==> flow/design.v <==
`timescale 1ns / 1ps
module MDR(
	input clk,
	input enable,
	input w_en,
	input write_en,
	input read_en,
	output reg [31:0] data_out,
	input [31:0] data_in,
	input [7:0] DRAM_in,
	output reg [7:0] DRAM_out
);
 reg [1:0] state = 2'b0;
 always @ (posedge clk)
	 if (enable ==1'b1)
		 begin
		 state<= state+1;
		 end
always @ (posedge clk)
begin
	 if(state == 2'b10)
	 begin
	if (w_en==1)
		begin
		data_out<=data_in;
		end
	if (read_en)
		begin
		data_out<= {24'd0,DRAM_in};
		end
	if (write_en)
		begin
		DRAM_out<=data_in[7:0];
		end
	 end
end
endmodule
Tool chain data of MDR --
The steps from the RTL of MDR to its reports follow in flow order. Line numbers count from 1 in the design file above. Not given: --
Set-up: top MDR, clock input clk, library sky130hd, timing corner tt_025C_1v80

Elaborated design --
Yosys after proc, flatten, opt, wreduce and memory -nomap, before mapping. Memory bits, and registers merged into a memory's read port (data or address), are not among the register bits. Print and check cells are not counted. Equal cells are merged and count once.
Word-level totals: input bits 45, memories kept 0, ROM bits 0, clocked read ports x word width 0, latch bits 0, register bits 42, bits in writable memories 0
Operators by class: bitwise operators 0, order comparisons 0, reductions and logical operators 3, muxes and demuxes 2, div/mod/pow operators 0, $mul 0, shifts and indexed selects 0, add/sub/neg operators 1, eq/ne operators 1
Operators with widths (count):
- two-way mux 32 bit | 1
- two-way mux 8 bit | 1
- AND reduction 2 bit | 2
- adder 2 x 1 -> 2 bit with constant B | 1
- equality test 2 bit with constant B | 1
- nonzero test 2 bit | 1

Depth --
Yosys ltp: most cells in a row. Word level: on the elaborated netlist, between registers, memories and ports. Mapped: between sequential cells and ports; inverters and the memories' decode and read muxes count.
Logic depth: depth after elaboration 2, ABC_AREA 0, mapped depth 3, gate-level depth less buffers 3

After synthesis --
Source: synth_stat.txt of the flow (Yosys; design flattened, memories mapped). It holds for the ABC_AREA given above (unset counts as 0); a run with the other value may have another netlist. Totals and module areas in this step are rounded.
Cell types (count):
- sky130_fd_sc_hd__edfxtp_1 | 42
- sky130_fd_sc_hd__nor2b_1 | 19
- sky130_fd_sc_hd__mux2_4 | 5
- sky130_fd_sc_hd__and2b_1 | 5
- sky130_fd_sc_hd__mux2_2 | 3
- sky130_fd_sc_hd__buf_8 | 1
- sky130_fd_sc_hd__ha_1 | 1
- sky130_fd_sc_hd__buf_6 | 1
- sky130_fd_sc_hd__buf_2 | 2
- sky130_fd_sc_hd__inv_1 | 2
- sky130_fd_sc_hd__o21a_1 | 1
- sky130_fd_sc_hd__and2_1 | 1
Synthesis totals: cell area after synthesis 0.0016 mm^2, mapped flip-flops 42, cells in the netlist 83

Path before layout --
Path of least setup slack by OpenSTA after synthesis, without wires, with an ideal clock, recovery checks aside; 20% of the period is set as input and as output delay. Where synthesis merged equal registers, the netlist keeps one of their names.
Path post-synthesis: path kind input-to-reg, start in read_en, end reg data_out[0], stages 3, data arrival time 1557 ps, period 2360 ps, library setup time 391 ps, setup slack 412 ps, path buffers 2, delay of the path 1476 ps, input delay 472 ps, data required time 1969 ps, synthesis period reached 1948 ps
"delay of the path" is the arrival time less input delay plus setup time. "stages": output pins that drive a net of the path, with the launching flip-flop's if there is one; two outputs of one cell count as two. "synthesis period reached" is the clock period less the worst setup slack; recovery checks do not enter. This is arithmetic on one report: input and output delays are still those of the set period (20% each). Between the ends stands the longest chain of elaborated cells between them, by number of cells; it is not shown to be the way that was timed. Of several equally long chains one is given. A line is the first line of the expression or statement that the cell stems from. Yosys adds cells for indexed reads and writes and turns some case tables into memories. The path ends at the enable pin of a flip-flop; only ways to that pin are counted.
On the way, post-synthesis: path through sky130_fd_sc_hd__buf_6 -> sky130_fd_sc_hd__buf_2 -> sky130_fd_sc_hd__o21a_1, cells in the longest elaborated chain 2
Ends and longest elaborated chain, post-synthesis:
- start, declared | RTL line 7 | input read_en,
- nonzero test 2 bit
- AND reduction 2 bit
- end, assigned | RTL line 25 | data_out<=data_in;
- end, assigned | RTL line 29 | data_out<= {24'd0,DRAM_in};
- end, declared | RTL line 8 | output reg [31:0] data_out,

Worst path after layout --
From the final timing report of run 2: the path of least setup slack in the routed layout; clock arrival at registers is part of the times. The path's times are printed in steps of 10 ps; the period is the one set.
Path post-layout: path kind reg-to-output, start reg data_out[19], end out data_out[19], external output delay 410 ps, path buffers 1, stages 2, period 2060 ps, setup slack 490 ps, data required time 1650 ps, data arrival time 1160 ps
On the way, post-layout: path through sky130_fd_sc_hd__edfxtp_1 -> sky130_fd_sc_hd__clkdlybuf4s50_1, cells in the longest elaborated chain 0
Ends and longest elaborated chain, post-layout:
- start, declared | RTL line 8 | output reg [31:0] data_out,
- start, assigned | RTL line 25 | data_out<=data_in;
- start, assigned | RTL line 29 | data_out<= {24'd0,DRAM_in};
- end, declared | RTL line 8

Lab notebook: MDR

Flow measurements of MDR on sky130hd: 2 stored runs with different settings, listed in no order. Input and output delays are each 20% of the period that was set; the output load is 0.01 pF.
"achieved clock period" is the run's clock period less its worst setup slack. It is reckoned from that one timing run; input and output delays stay at 20% of the period that was set.
"worst setup path time" means the part of the period allowed to the worst setup path (the constraints hold back 20% at inputs and 20% at outputs) less its slack; where the path has registers, the arrival times of their clocks count too.
"worst setup path time" is given in steps of 10 ps.
Results are given in rounded form.
[run 1] settings: period_ns=4.02, CORE_UTILIZATION=60, SETUP_SLACK_MARGIN=-0.07, PLACE_DENSITY=0.89, HOLD_SLACK_MARGIN=-0.09, CORE_ASPECT_RATIO=1.03, CTS_CLUSTER_SIZE=97, CTS_CLUSTER_DIAMETER=117, CAP_MARGIN=30, MIN_ROUTING_LAYER=met2, CORE_MARGIN=2, SLEW_MARGIN=20
[run 1] result: did not finish, placement stopped with a tool error
[run 2] settings: period_ns=2.06, CORE_UTILIZATION=24, PLACE_DENSITY_LB_ADDON=0.05, CORE_ASPECT_RATIO=0.88, GPL_TIMING_DRIVEN=0, SLEW_MARGIN=20, MAX_ROUTING_LAYER=met4, CAP_MARGIN=20, CORE_MARGIN=2
[run 2] result: chip area after synthesis (Yosys) 0.0016 mm^2, die area 0.00732 mm^2, standard-cell area of the final layout 0.00265 mm^2, worst setup slack after layout 488 ps, total negative slack 0 ps, worst hold slack 479 ps, achieved clock period 1572 ps, worst setup path time 1160 ps, worst setup path kind reg-to-output
