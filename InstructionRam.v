==> flow/design.v <==
`timescale 1ns / 1ps
module Instruction_Ram(
    input clk,
    input [8:0] address,
    output reg [15:0] instr_out
    );
    parameter inst_count = 200;
    reg [15:0] inst_ram [inst_count:0];
    	parameter FETCH         =   6'd0;
    	parameter CLAC          =   6'd2;
	parameter MVACMAR	=   6'd3;
	parameter LDAC		=   6'd4;
	parameter MVACK0	=   6'd6;
	parameter INAC		=   6'd7;
	parameter MVACI		=   6'd8;
	parameter MVACK1	=   6'd9;
	parameter MVIAC		=   6'd10;
	parameter MVACK2	=   6'd11;
	parameter MVACK3	=   6'd12;
	parameter MVACK4	=   6'd13;
	parameter MVACK5	=   6'd14;
	parameter MVACK6	=   6'd15;
	parameter MVACK7	=   6'd16;
	parameter MVACK8	=   6'd17;
	parameter MVACP1	=   6'd18;
	parameter LDII		=   6'd19;
	parameter MVACP2	=   6'd20;
	parameter ADDI		=   6'd21;
	parameter MVACP3	=   6'd22;
	parameter LDIDP		=   6'd23;
	parameter MVACCV	=   6'd24;
	parameter MVP1AC	=   6'd25;
	parameter MULK0		=   6'd26;
	parameter MVP2AC	=   6'd27;
	parameter MULK3		=   6'd28;
	parameter ADDCV		=   6'd29;
	parameter MULK6		=   6'd30;
	parameter MULK1		=   6'd31;
	parameter MULK4		=   6'd32;
	parameter MVP3AC	=   6'd33;
	parameter MULK7		=   6'd34;
	parameter MULK2		=   6'd35;
	parameter MULK5		=   6'd36;
	parameter MULK8		=   6'd37;
	parameter MVDPAC	=   6'd38;
	parameter MVCVAC	=   6'd39;
	parameter MOD30		=   6'd40;
	parameter STAC		=   6'd41;
	parameter MVII		=   6'd43;
	parameter SUBI		=   6'd44;
	parameter MVACDP	=   6'd45;
	parameter NOP		=   6'd46;
	parameter JUMPNZ	=   6'd47;
	parameter JUMPZ		=   6'd52;
	parameter DECAC         =   6'd59;
    initial
    begin
	inst_ram[0]     = {FETCH, 10'd0};
        inst_ram[1]     = {CLAC, 10'd0};
        inst_ram[2]     = {MVACMAR, 10'd0};
        inst_ram[3]     = {LDAC, 10'd0}; 
        inst_ram[4]     = {MVACK0, 10'd0}; 
        inst_ram[5]     = {CLAC, 10'd0}; 
        inst_ram[6]     = {INAC, 10'd0};
        inst_ram[7]     = {MVACI, 10'd0};
        inst_ram[8]     = {MVACMAR, 10'd0};
        inst_ram[9]     = {LDAC, 10'd0};
        inst_ram[10]    = {MVACK1, 10'd0};
        inst_ram[11]    = {MVIAC, 10'd0};
        inst_ram[12]    = {INAC, 10'd0};
        inst_ram[13]    = {MVACI, 10'd0};
        inst_ram[14]    = {MVACMAR, 10'd0};
        inst_ram[15]    = {LDAC, 10'd0};
        inst_ram[16]    = {MVACK2, 10'd0};
        inst_ram[17]    = {MVIAC, 10'd0};
        inst_ram[18]    = {INAC, 10'd0};
        inst_ram[19]    = {MVACI, 10'd0};
        inst_ram[20]    = {MVACMAR, 10'd0};
        inst_ram[21]    = {LDAC, 10'd0};
        inst_ram[22]    = {MVACK3, 10'd0};
        inst_ram[23]    = {MVIAC, 10'd0};
        inst_ram[24]    = {INAC, 10'd0};
        inst_ram[25]    = {MVACI, 10'd0};
        inst_ram[26]    = {MVACMAR, 10'd0};
        inst_ram[27]    = {LDAC, 10'd0};
        inst_ram[28]    = {MVACK4, 10'd0};
        inst_ram[29]    = {MVIAC, 10'd0};
        inst_ram[30]    = {INAC, 10'd0};
        inst_ram[31]    = {MVACI,   10'd0};
        inst_ram[32]    = {MVACMAR,   10'd0};
        inst_ram[33]    = {LDAC,    10'd0};
        inst_ram[34]    = {MVACK5,    10'd0};
        inst_ram[35]    = {MVIAC, 10'd0};
        inst_ram[36]    = {INAC, 10'd0};
        inst_ram[37]    = {MVACI, 10'd0};
        inst_ram[38]    = {MVACMAR, 10'd0};
        inst_ram[39]    = {LDAC, 10'd0};
        inst_ram[40]    = {MVACK6, 10'd0};
        inst_ram[41]    = {MVIAC, 10'd0};
        inst_ram[42]    = {INAC, 10'd0};
        inst_ram[43]    = {MVACI, 10'd0};
        inst_ram[44]    = {MVACMAR, 10'd0};
        inst_ram[45]    = {LDAC,  10'd0};
        inst_ram[46]    = {MVACK7,  10'd0};
       	inst_ram[47]    = {MVIAC, 10'd0};
        inst_ram[48]    = {INAC, 10'd0};
        inst_ram[49]    = {MVACI, 10'd0};
        inst_ram[50]    = {MVACMAR, 10'd0};
        inst_ram[51]    = {LDAC, 10'd0};
        inst_ram[52]    = {MVACK8, 10'd0};
        inst_ram[53]    = { MVIAC, 10'd0};
        inst_ram[54]    = { INAC, 10'd0};
        inst_ram[55]    = { MVACP1, 10'd0};
        inst_ram[56]    = { LDII, 10'd30};	 
        inst_ram[57]    = { ADDI, 10'd0};        
        inst_ram[58]    = { MVACP2, 10'd0};
        inst_ram[59]    = { ADDI, 10'd0};
        inst_ram[60]    = { MVACP3, 10'd0};
        inst_ram[61]    = { LDIDP, 10'd910};     
        inst_ram[62]    = { CLAC, 10'd0};
        inst_ram[63]    = { MVACCV, 10'd0};
        inst_ram[64]    = { MVP1AC, 10'd0};                 
        inst_ram[65]    = { MVACMAR, 10'd0};
        inst_ram[66]    = { INAC, 10'd0};
        inst_ram[67]    = { MVACP1, 10'd0};   
        inst_ram[68]    = { LDAC, 10'd0};
        inst_ram[69]    = { MULK0, 10'd0};
        inst_ram[70]    = { MVACCV, 10'd0};
        inst_ram[71]    = { MVP2AC, 10'd0};
        inst_ram[72]    = { MVACMAR, 10'd0};
        inst_ram[73]    = { INAC, 10'd0};
        inst_ram[74]    = { MVACP2, 10'd0};
        inst_ram[75]    = { LDAC, 10'd0};
        inst_ram[76]    = { MULK3, 10'd0}; 
        inst_ram[77]    = { ADDCV, 10'd0};
        inst_ram[78]    = { MVACCV, 10'd0};
        inst_ram[79]    = { MVP3AC, 10'd0};
        inst_ram[80]    = { MVACMAR, 10'd0};
        inst_ram[81]    = { INAC, 10'd0};
        inst_ram[82]    = { MVACP3, 10'd0};
        inst_ram[83]    = { LDAC, 10'd0};
        inst_ram[84]    = { MULK6, 10'd0}; 
        inst_ram[85]    = { ADDCV, 10'd0};
        inst_ram[86]    = { MVACCV, 10'd0};
        inst_ram[87]    = { MVP1AC, 10'd0};
        inst_ram[88]    = { MVACMAR, 10'd0};
        inst_ram[89]    = { INAC, 10'd0};
        inst_ram[90]    = { MVACP1, 10'd0};  
        inst_ram[91]    = { LDAC, 10'd0};
        inst_ram[92]    = { MULK1, 10'd0}; 
        inst_ram[93]    = { ADDCV, 10'd0};
        inst_ram[94]    = { MVACCV, 10'd0};
        inst_ram[95]    = { MVP2AC, 10'd0};
        inst_ram[96]    = { MVACMAR, 10'd0};
        inst_ram[97]    = { INAC, 10'd0};
        inst_ram[98]    = { MVACP2, 10'd0};
        inst_ram[99]    = { LDAC, 10'd0};
        inst_ram[100]    = { MULK4, 10'd0}; 
        inst_ram[101]    = { ADDCV, 10'd0};
        inst_ram[102]    = { MVACCV, 10'd0};
        inst_ram[103]    = { MVP3AC, 10'd0};
        inst_ram[104]    = { MVACMAR, 10'd0};
        inst_ram[105]    = { INAC, 10'd0};
        inst_ram[106]    = { MVACP3, 10'd0};
        inst_ram[107]    = { LDAC, 10'd0};
        inst_ram[108]    = { MULK7, 10'd0};
        inst_ram[109]    = { ADDCV, 10'd0};
        inst_ram[110]    = { MVACCV, 10'd0};
        inst_ram[111]    = { MVP1AC, 10'd0};
        inst_ram[112]    = { MVACMAR, 10'd0};
        inst_ram[113]    = { INAC, 10'd0};
        inst_ram[114]    = { LDAC, 10'd0};
        inst_ram[115]    = { MULK2, 10'd0}; 
        inst_ram[116]    = { ADDCV, 10'd0};
        inst_ram[117]    = { MVACCV, 10'd0};
        inst_ram[118]    = { MVP2AC, 10'd0};
        inst_ram[119]    = { MVACMAR, 10'd0};
        inst_ram[120]    = { INAC, 10'd0};
        inst_ram[121]    = { LDAC, 10'd0};
        inst_ram[122]    = { MULK5, 10'd0};
        inst_ram[123]    = { ADDCV, 10'd0};
        inst_ram[124]    = { MVACCV, 10'd0};
        inst_ram[125]    = { MVP3AC, 10'd0};
        inst_ram[126]    = { MVACMAR, 10'd0};
        inst_ram[127]    = { INAC, 10'd0};
        inst_ram[128]    = { LDAC, 10'd0};
        inst_ram[129]    = { MULK8, 10'd0}; 
        inst_ram[130]    = { ADDCV, 10'd0};    
        inst_ram[131]    = { MVACCV, 10'd0};
	inst_ram[132]    = { MVP1AC, 10'd0};   
	inst_ram[133]    = { DECAC, 10'd0};
	inst_ram[134]    = { MVACP1, 10'd0};
	inst_ram[135]    = { MVP2AC, 10'd0};   
	inst_ram[136]    = { DECAC, 10'd0};
	inst_ram[137]    = { MVACP2, 10'd0};
	inst_ram[138]    = { MVP3AC, 10'd0};   
	inst_ram[139]    = { DECAC, 10'd0};
	inst_ram[140]    = { MVACP3, 10'd0};
        inst_ram[141]    = { MVDPAC, 10'd0};
        inst_ram[142]    = { MVACMAR, 10'd0};
	inst_ram[143]       = {INAC,10'd0};   
	inst_ram[144]       = {MVACDP, 10'd0};
        inst_ram[145]    = { MVCVAC, 10'd0};   
        inst_ram[146]    = { STAC, 10'd0};    
        inst_ram[147]    = { LDII, 10'd7};       
 	inst_ram[148]    = { MVP1AC, 10'd0};
        inst_ram[149]    = { MOD30, 10'd0};
        inst_ram[150]    = { SUBI, 10'd0};
        inst_ram[151]    = { JUMPZ, 10'd179};             
	inst_ram[152]    = { MVP1AC, 10'd0}; 
        inst_ram[153]    = { INAC, 10'd0};
	inst_ram[154]    = { MVACP1, 10'd0};
	inst_ram[155]    = { MVP1AC, 10'd0};
        inst_ram[156]    = { INAC, 10'd0};
        inst_ram[157]    = { MVACP1, 10'd0};
	inst_ram[158]    = { MVP2AC, 10'd0}; 
        inst_ram[159]    = { INAC, 10'd0};
	inst_ram[160]    = { MVACP2, 10'd0};
	inst_ram[161]    = { MVP2AC, 10'd0};
        inst_ram[162]    = { INAC, 10'd0};
        inst_ram[163]    = { MVACP2, 10'd0};
	inst_ram[164]    = { MVP3AC, 10'd0}; 
        inst_ram[165]    = { INAC, 10'd0};
	inst_ram[166]    = { MVACP3, 10'd0};
	inst_ram[167]    = { MVP3AC, 10'd0};
        inst_ram[168]    = { INAC, 10'd0};
        inst_ram[169]    = { MVACP3, 10'd0};
        inst_ram[170]    = { MVDPAC, 10'd0}; 
        inst_ram[171]    = { INAC, 10'd0};
	inst_ram[172]    = { MVACDP, 10'd0};
	inst_ram[173]    = { MVDPAC, 10'd0};
        inst_ram[174]    = { INAC, 10'd0};
        inst_ram[175]    = { MVACDP, 10'd0};
	inst_ram[176]    = { MVDPAC, 10'd0};
        inst_ram[177]    = { INAC, 10'd0};
        inst_ram[178]    = { MVACDP, 10'd0};
        inst_ram[179]    = { MVDPAC, 10'd0};  
	inst_ram[180]    = { LDII, 10'd827};  
	inst_ram[181]    = { SUBI, 10'd0};
	inst_ram[182]    = { LDII, 10'd869};    
	inst_ram[183]    = { SUBI, 10'd0};
        inst_ram[184]    = { JUMPNZ, 10'd63};      
        inst_ram[185]    = { NOP, 10'd0};               
    end
    always @(posedge clk)
    begin
        instr_out<= inst_ram[address];
    end   
endmodule
---- From RTL to reports: Instruction_Ram ----
Tool output for the design above, in the order of the flow.
Lines are those of the file above, counted from 1.
Operators: Yosys type, input widths -> output width; for muxes data width and select width s.
Cell names lack the library's common part.
Not given: n/a
inputs
  top module .............................. Instruction_Ram
  clock input ............................. clk
  standard-cell library ................... sky130hd
  timing corner ........................... tt_025C_1v80

---- Word-level counts ----
Counts by Yosys on the flattened word-level netlist (proc, flatten, opt, wreduce; memories kept). Register bits leave out memories and registers merged into their read ports (data or address); mux counts leave out enables and synchronous resets folded into registers. Print and check cells are left out. Cells with the same type and inputs are merged into one.
Memory sizes are those after Yosys's memory passes, which may raise the word count (mostly to a power of two), join words into wider ones and drop unused or constant bits.
storage and ports
  register bits ........................... 0
  ROM bits ................................ 3216
  clocked read ports x word width ......... 16
  memories kept ........................... 1
  input bits .............................. 10
  output and inout port bits .............. 16
  elaborated cells ........................ 1
memories
  name      words  width  read ports  write ports  line  source
  inst_ram  201    16     1           0            8     reg [15:0] inst_ram [inst_count:0];

---- Longest topological paths ----
Depth = most cells in a row (Yosys ltp): at word level without a register or memory, in the mapped netlist without a sequential cell, where the memories' decode and read muxes count.
logic depth
  word-level depth ........................ 0
  ABC_AREA ................................ 0
  mapped depth ............................ 9
  depth with buffers taken out ............ 7

---- Mapped cells and area ----
Yosys stat after the flow's synthesis: flattened, memories mapped to cells. It holds for the ABC_AREA given above (unset counts as 0); a run with the other value may have another netlist.
The area totals of this step are shown rounded.
mapped netlist
  cells in the netlist .................... 319
  cell area after synthesis ............... 2300 um^2
  mapped flip-flops ....................... 15
cells by type
  type       count  total area (um^2)
  dfxtp_1    15     300.288
  ha_1       10     125.12
  a21oi_1    24     120.115
  nand2b_1   17     106.352
  o211ai_1   14     105.101
  nand2_1    26     97.594
  nand3_1    17     85.082
  o21ai_0    17     85.082
  buf_2      15     75.072
  nor2b_1    12     75.072
  mux2i_1    6      60.058
  a31oi_1    9      56.304
  nor2_1     15     56.304
  buf_4      6      45.043
  or2_2      7      43.792
  o31ai_1    5      37.536
  nor3_1     7      35.034
  o2111ai_1  4      35.034
Other cell types: 48; their cells: 93.

---- Worst setup path after synthesis ----
OpenSTA on the mapped netlist: ideal clock, no wires. The path of least setup slack (recovery checks aside). Input and output delay are each 20% of the period. Register names are those of the netlist, which keeps one name where synthesis merged equal registers.
timing post-synthesis
  path kind ............................... input-to-reg
  start ................................... input address[1]
  end ..................................... register instr_out[11]
  period .................................. 4.25 ns
  external input delay .................... 0.850 ns
  library setup time ...................... 0.058 ns
  arrival time ............................ 2.660 ns
  data required time ...................... 4.192 ns
  setup slack ............................. 1.532 ns
  path delay .............................. 1.868 ns
  stages .................................. 8
  buffers on the path ..................... 1
  period reached after synthesis .......... 2.718 ns
"path delay" = arrival - input delay + setup time.
"stages": output pins that drive a net of the path, with the launching flip-flop's if there is one; two outputs of one cell count as two.
"period reached after synthesis" = period - worst setup slack (recovery checks aside). The figure is calculated, with input and output delays left at 20% of the set period.
between the ends, post-synthesis
  cells stage by stage .................... clkbuf_1 > inv_1 > ha_1 > mux4_1 > nand2b_1 > o31a_1 > a211oi_1 > a211o_1
RTL lines, path post-synthesis
  item                line  source
  start: declaration  4     input [8:0] address,
  end: declaration    5     output reg [15:0] instr_out
Chain of elaborated cells between the ends: none given.

---- Timing after layout ----
From the final timing report of run 1: the path of least setup slack in the routed layout; clock arrival at registers is part of the times.
timing after layout
  path kind ............................... input-to-reg
  start ................................... input address[1]
  end ..................................... register instr_out[11]
  period .................................. 1.55 ns
  external input delay .................... 0.31 ns
  library setup time ...................... 0.11 ns
  arrival time ............................ 1.86 ns
  data required time ...................... 1.69 ns
  setup slack ............................. -0.17 ns
  stages .................................. 10
  buffers on the path ..................... 3
between the ends, after layout
  cells stage by stage .................... buf_6 > buf_8 > inv_8 > ha_4 > buf_6 > xnor2_4 > and3_4 > nor4_4 > a211oi_2 > a211o_1
RTL lines, path after layout
  item                line  source
  start: declaration  4     input [8:0] address,
  end: declaration    5     output reg [15:0] instr_out
Chain of elaborated cells between the ends: none given.

Appendix: measured runs

Module Instruction_Ram, platform sky130hd: 2 stored runs of the flow (Yosys, OpenROAD) with differing settings, in no particular order. Input and output delays are each 20% of the period that was set; the output load is 0.01 pF.
"period achieved" means the clock period less the worst setup slack. The figure is calculated, with input and output delays left at 20% of the set period.
By "worst setup path time" is meant the share of the clock period that the worst setup path is allowed (20% is reserved at inputs, 20% at outputs), minus its slack. Clock arrival times at its registers enter into it.
By "total power after layout" is meant OpenSTA's value without simulated activity: inputs other than the clock are taken to toggle once in ten clock periods, and the tool carries that through the logic.
The results are shown rounded.

---- run 1 ----
settings
  period_ns = 1.55
  CORE_UTILIZATION = 20
  SETUP_SLACK_MARGIN = 0.23
  PLACE_DENSITY_LB_ADDON = 0.17
  CORE_ASPECT_RATIO = 0.53
  CORE_MARGIN = 4
  TNS_END_PERCENT = 50
  ABC_AREA = 0
  GPL_TIMING_DRIVEN = 1
  SLEW_MARGIN = 0
  CAP_MARGIN = 20
results
  total power after layout ................ 2100 uW
  die outline area ........................ 13000 um^2
  worst hold slack in the final report .... 0.69 ns
  total negative slack on setup checks .... -0.83 ns
  worst setup path time ................... 1.41 ns
  kind of the worst setup path ............ input-to-reg
  period achieved ......................... 1.719 ns
  utilization ............................. 36 %
  setup slack of the worst path ........... -0.17 ns
  standard-cell area of the final layout .. 4000 um^2
  chip area after synthesis (Yosys) ....... 2300 um^2

---- run 2 ----
settings
  period_ns = 4.45
  CORE_UTILIZATION = 24
  PLACE_DENSITY_LB_ADDON = 0.01
  HOLD_SLACK_MARGIN = 0.2
  CORE_ASPECT_RATIO = 0.54
  ABC_AREA = 1
  CTS_CLUSTER_SIZE = 13
  CTS_CLUSTER_DIAMETER = 210
  CAP_MARGIN = 35
  SLEW_MARGIN = 5
  CORE_MARGIN = 2
results
  total power after layout ................ 560 uW
  die outline area ........................ 9600 um^2
  worst hold slack in the final report .... 1.4 ns
  total negative slack on setup checks .... 0.000 ns
  worst setup path time ................... 2.29 ns
  kind of the worst setup path ............ input-to-reg
  period achieved ......................... 3.178 ns
  utilization ............................. 29 %
  setup slack of the worst path ........... 1.3 ns
  standard-cell area of the final layout .. 2500 um^2
  chip area after synthesis (Yosys) ....... 2100 um^2
